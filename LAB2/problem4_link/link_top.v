==> flow/design.v <==
module link_top(
  input  wire clk,
  input  wire rst,
  output wire done
);
  wire       req;
  wire       ack;
  wire [7:0] data;
  master_fsm u_master (
    .clk (clk),
    .rst (rst),
    .ack (ack),
    .req (req),
    .data(data),
    .done(done)
  );
  slave_fsm u_slave (
    .clk      (clk),
    .rst      (rst),
    .req      (req),
    .data_in  (data),
    .ack      (ack),
    .last_byte()        
  );
endmodule
module master_fsm #(
  parameter BURST_BYTES = 4
)(
  input  wire        clk,
  input  wire        rst,          
  input  wire        ack,
  output reg         req,
  output reg  [7:0]  data,
  output reg         done          
);
  localparam M0_IDLE       = 2'd0;
  localparam M1_REQ        = 2'd1;
  localparam M2_WAITACKLOW = 2'd2;
  localparam M3_CLEANUP    = 2'd3;
  reg [1:0] state, state_n;
  reg [1:0] cnt, cnt_n;
  reg [7:0] byte_rom [0:BURST_BYTES-1];
  integer i;
  initial begin
    for (i=0;i<BURST_BYTES;i=i+1) byte_rom[i] = 8'hA0 + i[7:0];
  end
  reg req_n, done_n;
  reg [7:0] data_n;
  always @(*) begin
    state_n = state;
    cnt_n   = cnt;
    req_n   = 1'b0;
    done_n  = 1'b0;
    data_n  = byte_rom[cnt];
    case (state)
      M0_IDLE: begin
        if (cnt < BURST_BYTES) begin
          state_n = M1_REQ;
          req_n   = 1'b1;
        end
      end
      M1_REQ: begin
        req_n  = 1'b1;
        if (ack) begin
          state_n = M2_WAITACKLOW;
          req_n   = 1'b0;
        end
      end
      M2_WAITACKLOW: begin
        if (!ack) begin
          if (cnt + 1 < BURST_BYTES) begin
            cnt_n   = cnt + 1;
            data_n  = byte_rom[cnt_n];
            state_n = M1_REQ;
            req_n   = 1'b1;
          end else begin
            state_n = M3_CLEANUP;
            done_n  = 1'b1;
          end
        end
      end
      M3_CLEANUP: begin
        state_n = M0_IDLE;
        done_n  = 1'b0;
        cnt_n   = 2'd0;
      end
      default: state_n = M0_IDLE;
    endcase
  end
  always @(posedge clk) begin
    if (rst) begin
      state <= M0_IDLE;
      cnt   <= 2'd0;
      req   <= 1'b0;
      done  <= 1'b0;
      data  <= 8'h00;
    end else begin
      state <= state_n;
      cnt   <= cnt_n;
      req   <= req_n;
      done  <= done_n;
      data  <= data_n;
    end
  end
endmodule
module slave_fsm #(
  parameter ACK_HOLD = 2
)(
  input  wire        clk,
  input  wire        rst,      
  input  wire        req,
  input  wire [7:0]  data_in,
  output reg         ack,
  output reg  [7:0]  last_byte
);
  localparam S0_IDLE = 1'b0;
  localparam S1_ACK  = 1'b1;
  reg state, state_n;
  function integer clog2;
    input integer value;
    integer i;
    begin
      clog2 = 0;
      for (i = value - 1; i > 0; i = i >> 1)
        clog2 = clog2 + 1;
    end
  endfunction
  reg [clog2(ACK_HOLD+1)-1:0] hold, hold_n;
  reg ack_n;
  reg [7:0] last_byte_n;
  reg  req_q;
  wire req_rise = (req && !req_q);
  always @(*) begin
    state_n     = state;
    hold_n      = hold;
    ack_n       = 1'b0;
    last_byte_n = last_byte;
    case (state)
      S0_IDLE: begin
        ack_n = 1'b0;
        if (req) begin
          if (req_rise) begin
            last_byte_n = data_in;
            if (ACK_HOLD==0)
              hold_n = 0;
            else
              hold_n = ACK_HOLD-1;
          end
          state_n = S1_ACK;
          ack_n   = 1'b1;
        end
      end
      S1_ACK: begin
        ack_n = 1'b1;
        if (ACK_HOLD!=0 && hold != 0)
          hold_n = hold - 1;
        if (!req && (ACK_HOLD==0 || hold==0)) begin
          state_n = S0_IDLE;
          ack_n   = 1'b0;
        end
        if (req_rise) begin
          last_byte_n = data_in;
          if (ACK_HOLD==0)
            hold_n = 0;
          else
            hold_n = ACK_HOLD-1;
        end
      end
    endcase
  end
  always @(posedge clk) begin
    if (rst) begin
      state     <= S0_IDLE;
      hold      <= 0;
      ack       <= 1'b0;
      last_byte <= 8'h00;
      req_q     <= 1'b0;
    end else begin
      state     <= state_n;
      hold      <= hold_n;
      ack       <= ack_n;
      last_byte <= last_byte_n;
      req_q     <= req;
    end
  end
endmodule
Reports on link_top
Tool output for the design above, in the order of the flow.
Line numbers count from 1 in the design file above.
Operators carry their Yosys type and port widths (W data, S select, Z words).
Cell names lack the library's common part.
Not given: n/a

inputs
  top = link_top
  clock input = clk
  cell library = sky130hd
  corner = tt_025C_1v80

Word-level counts
Source: Yosys, flattened and elaborated, memories not mapped. Widths are those after wreduce. Registers that Yosys merges into a memory's read port (data or address) are not register bits. Print and check cells do not count. Equal cells are merged and count once.

bit counts
  output and inout bits = 1
  register bits after elaboration = 10
  input port bits = 2
  cells after elaboration = 59

cells by class
  multiplexer cells = 24
  equal/unequal tests = 10
  add/subtract/negate cells = 2
  reductions and logical operators = 12
  $lt $le $gt $ge = 2
  bitwise gates (word level) = 2

operators by type and width
  operator               number
  $lt A32 B3 Y1 const B  1
  $mux W2                10
  $reduce_and A3 Y1      3
  $ne A2 B1 Y1 const B   4
  $pmux W2 S4            1
  $pmux W2 S2            2
  $mux W1                8
  $eq A2 B2 Y1 const B   2
  $ne A2 B2 Y1 const B   2
  $logic_not A2 Y1       2
  $pmux W1 S4            1
  $pmux W1 S2            2
  $add A2 B1 Y3 const B  1
  $lt A2 B3 Y1 const B   1
  $ne A3 B3 Y1 const B   1
  $reduce_or A3 Y1       1
  $logic_and A1 B1 Y1    2
  $not A1 Y1             2
  $logic_not A1 Y1       2
  $sub A2 B1 Y2 const B  1
  $eq A2 B1 Y1 const B   1
  $reduce_bool A2 Y1     1
  $reduce_or A2 Y1       1

Longest topological paths
Longest topological path by Yosys (ltp), each cell counted once; first at word level (registers and memories cut), then after technology mapping (sequential cells cut; the memories' decode and read muxes count).

logic depth
  word-level depth = 5
  ABC_AREA = 0
  mapped depth = 5
  depth with buffers taken out = 5

Mapped cells and area
The flow's flattened synthesis, as Yosys stat reports it; memories are mapped. The netlist is that of the ABC_AREA named above (0 if unset); the other value can give another one.

synthesis totals
  cell count = 49
  buffer cells = 1
  area of sequential cells = 240.2 um^2
  flip-flop cells = 12
  synthesis area = 495.5 um^2

cell types
  type       number  total area (um^2)
  dfxtp_1    12      240.23
  ha_1       3       37.536
  nor2b_1    3       18.768
  o311ai_1   2       17.517
  a2111oi_2  1       15.014
  inv_1      4       15.014
  nor2_1     4       15.014
  o21a_1     2       15.014
  o21bai_2   1       11.261
  a21oi_1    2       10.01
  and2b_4    1       10.01
  and4b_1    1       10.01
  o211a_1    1       10.01
  nand4b_1   1       8.758
  xnor2_1    1       8.758
  nand2_1    2       7.507
  and3_1     1       6.256
  nor2_2     1       6.256

Not listed: further types 6, cells in them 6.
The figures by module come from a second, unflattened synthesis with its own total; it is not the netlist above.

second synthesis, totals
  cells (unflattened synthesis) = 99
  area total of the unflattened synthesis = 935.9 um^2

Rows give one instance, submodules left out.

modules
  module      sequential area (um^2)  area (um^2)  instances  cells
  master_fsm  220.2                   470.5        1          47
  slave_fsm   240.2                   465.4        1          52
  link_top    0.0                     0.0          1          0

Path before layout
Path of least setup slack by OpenSTA after synthesis, without wires, with an ideal clock, recovery checks aside; 20% of the period is set as input and as output delay. Where synthesis merged equal registers, the netlist keeps one of their names.

path after synthesis
  path kind = flip-flop to flip-flop
  from = register u_slave.hold[1]
  to = register u_slave.hold[1]
  driving pins on the path = 6
  data arrival time = 1.108 ns
  path buffers = 0
  clock period = 1.9 ns
  launch time at the first pin = 0.000 ns
  delay of the path = 1.211 ns
  required time = 1.797 ns
  setup time = 0.103 ns
  path slack = 0.689 ns
  synthesis period reached = 1.211 ns

"delay of the path" = arrival - input delay + setup time.
"driving pins on the path" counts driving pins, that of a launching flip-flop among them; a cell with two outputs on the path counts twice.
"synthesis period reached" is the clock period less the worst setup slack; recovery checks do not enter. This is arithmetic on one report: input and output delays are still those of the set period (20% each).
The rows between start and end are the longest chain of elaborated cells between them; the timing report does not say that the signal goes this way. Where chains are equally long, one stands for them.
A line is the first line of the expression or statement that the cell stems from. Yosys adds cells for indexed reads and writes and turns some case tables into memories.

between the ends, after synthesis
  cells stage by stage = dfxtp_1 > inv_1 > ha_1 > and2b_4 > nor2_2 > a2111oi_2
  length of the longest elaborated chain = 4
  elaborated cells on any way between the ends = 7
  source lines of those cells = 4
  those cells by class = 1 x add/sub; 1 x eq/ne; 3 x mux; 2 x reduce/logical

RTL lines, path after synthesis
  what             line  source
  start, declared  128   reg [clog2(ACK_HOLD+1)-1:0] hold, hold_n;
  start, assigned  174   hold      <= 0;
  start, assigned  180   hold      <= hold_n;
  $sub A2 B1 Y2    156   hold_n = hold - 1;
  $mux W2          155   if (ACK_HOLD!=0 && hold != 0)
  $mux W2          161   if (req_rise) begin
  $pmux W2 S2      138   case (state)
  end, assigned    174
  end, assigned    180
  end, declared    128

Path in the finished layout
Path of least setup slack in the final report of record 1 (OpenROAD, finished layout, wires in). Where an end is a register, its clock arrival counts in the times.

path after layout
  path kind = flip-flop to flip-flop
  from = register u_slave.hold[1]
  to = register u_slave.hold[0]
  path buffers = 0
  required time = 0.90 ns
  setup time = 0.11 ns
  launch time at the first pin = 0.24 ns
  driving pins on the path = 6
  clock period = 0.771 ns
  path slack = -0.38 ns
  data arrival time = 1.28 ns

The rows between start and end are the longest chain of elaborated cells between them; the timing report does not say that the signal goes this way. Where chains are equally long, one stands for them.

between the ends, after layout
  cells stage by stage = dfxtp_2 > inv_2 > ha_4 > and2b_4 > xnor2_2 > o21a_1
  length of the longest elaborated chain = 4
  elaborated cells on any way between the ends = 6
  source lines of those cells = 3
  those cells by class = 1 x eq/ne; 3 x mux; 2 x reduce/logical

RTL lines, path after layout
  what                line  source
  start, declared     128   reg [clog2(ACK_HOLD+1)-1:0] hold, hold_n;
  start, assigned     174   hold      <= 0;
  start, assigned     180   hold      <= hold_n;
  $reduce_bool A2 Y1  155   if (ACK_HOLD!=0 && hold != 0)
  $mux W2             155
  $mux W2             161   if (req_rise) begin
  $pmux W2 S2         138   case (state)
  end, assigned       174
  end, assigned       180
  end, declared       128

Settings and measured results of 2 stored flow runs for module link_top (sky130hd), not sorted in any way. The constraints put input and output delay at 20% of the set period each and load the outputs with 0.01 pF.
"achieved clock period": clock period set for the run, less the worst setup slack. It is reckoned from that one timing run; input and output delays stay at 20% of the period that was set.
"worst setup path time" = time allowed to the worst setup path (clock period - input delay - output delay, where it has them) - its slack; a late launch clock adds to it, a late capture clock takes from it.
"power" rests on the timing tool's default activity at the inputs, not on a simulated workload.

Record 1
==> flow/run.sh <==
#!/bin/bash
# the make line also repeats the synthesis and layout settings of config.mk as NAME=value (left out here)
make -C /OpenROAD-flow-scripts/flow DESIGN_CONFIG=/design/flow/config.mk WORK_HOME=/design/flow/orfs CLKGATE_MAP_FILE= finish
==> flow/config.mk <==
export PLATFORM = sky130hd
export DESIGN_NAME = link_top
export DESIGN_NICKNAME = link_top
export VERILOG_FILES = /design/flow/design.v
export SDC_FILE = /design/flow/constraint.sdc
export NUM_CORES = 4
export LEC_CHECK = 0
export CAP_MARGIN = 20
export CORE_ASPECT_RATIO = 0.5
export CORE_MARGIN = 2
export CORE_UTILIZATION = 21
export CTS_CLUSTER_SIZE = 24
export MAX_ROUTING_LAYER = met4
export SLEW_MARGIN = 20
==> flow/constraint.sdc <==
create_clock -name core_clock -period 0.771 [get_ports {clk}]
set_input_delay 0.1542 -clock core_clock [delete_from_list [all_inputs] [get_ports {clk}]]
set_output_delay 0.1542 -clock core_clock [all_outputs]
set_load 0.01 [all_outputs]

==> results of record 1 <==
chip area after synthesis (Yosys): 495.5 um^2
die area: 2787.5 um^2
standard-cell area of the final layout: 814.5 um^2
utilization: 36.7 %
worst setup slack after layout: -0.384 ns
total negative slack: -2.689 ns
worst hold slack: 0.243 ns
power: 0.001515 W
achieved clock period: 1.155 ns
worst setup path time: 1.15 ns
worst setup path kind: flip-flop to flip-flop

Record 2
==> flow/run.sh <==
#!/bin/bash
# the make line also repeats the synthesis and layout settings of config.mk as NAME=value (left out here)
make -C /OpenROAD-flow-scripts/flow DESIGN_CONFIG=/design/flow/config.mk WORK_HOME=/design/flow/orfs CLKGATE_MAP_FILE= finish
==> flow/config.mk <==
export PLATFORM = sky130hd
export DESIGN_NAME = link_top
export DESIGN_NICKNAME = link_top
export VERILOG_FILES = /design/flow/design.v
export SDC_FILE = /design/flow/constraint.sdc
export NUM_CORES = 4
export LEC_CHECK = 0
export CAP_MARGIN = 20
export CORE_MARGIN = 2
export CORE_UTILIZATION = 16
export MAX_ROUTING_LAYER = met5
export PLACE_DENSITY_LB_ADDON = 0.22
export SETUP_SLACK_MARGIN = 0.26
export SLEW_MARGIN = 20
export TNS_END_PERCENT = 70
==> flow/constraint.sdc <==
create_clock -name core_clock -period 1.19 [get_ports {clk}]
set_input_delay 0.2380 -clock core_clock [delete_from_list [all_inputs] [get_ports {clk}]]
set_output_delay 0.2380 -clock core_clock [all_outputs]
set_load 0.01 [all_outputs]

==> results of record 2 <==
chip area after synthesis (Yosys): 495.5 um^2
die area: 3558.1 um^2
standard-cell area of the final layout: 726.9 um^2
utilization: 24.2 %
worst setup slack after layout: -0.012 ns
total negative slack: -0.012 ns
worst hold slack: 0.489 ns
power: 0.000922 W
achieved clock period: 1.202 ns
worst setup path time: 1.20 ns
worst setup path kind: flip-flop to flip-flop
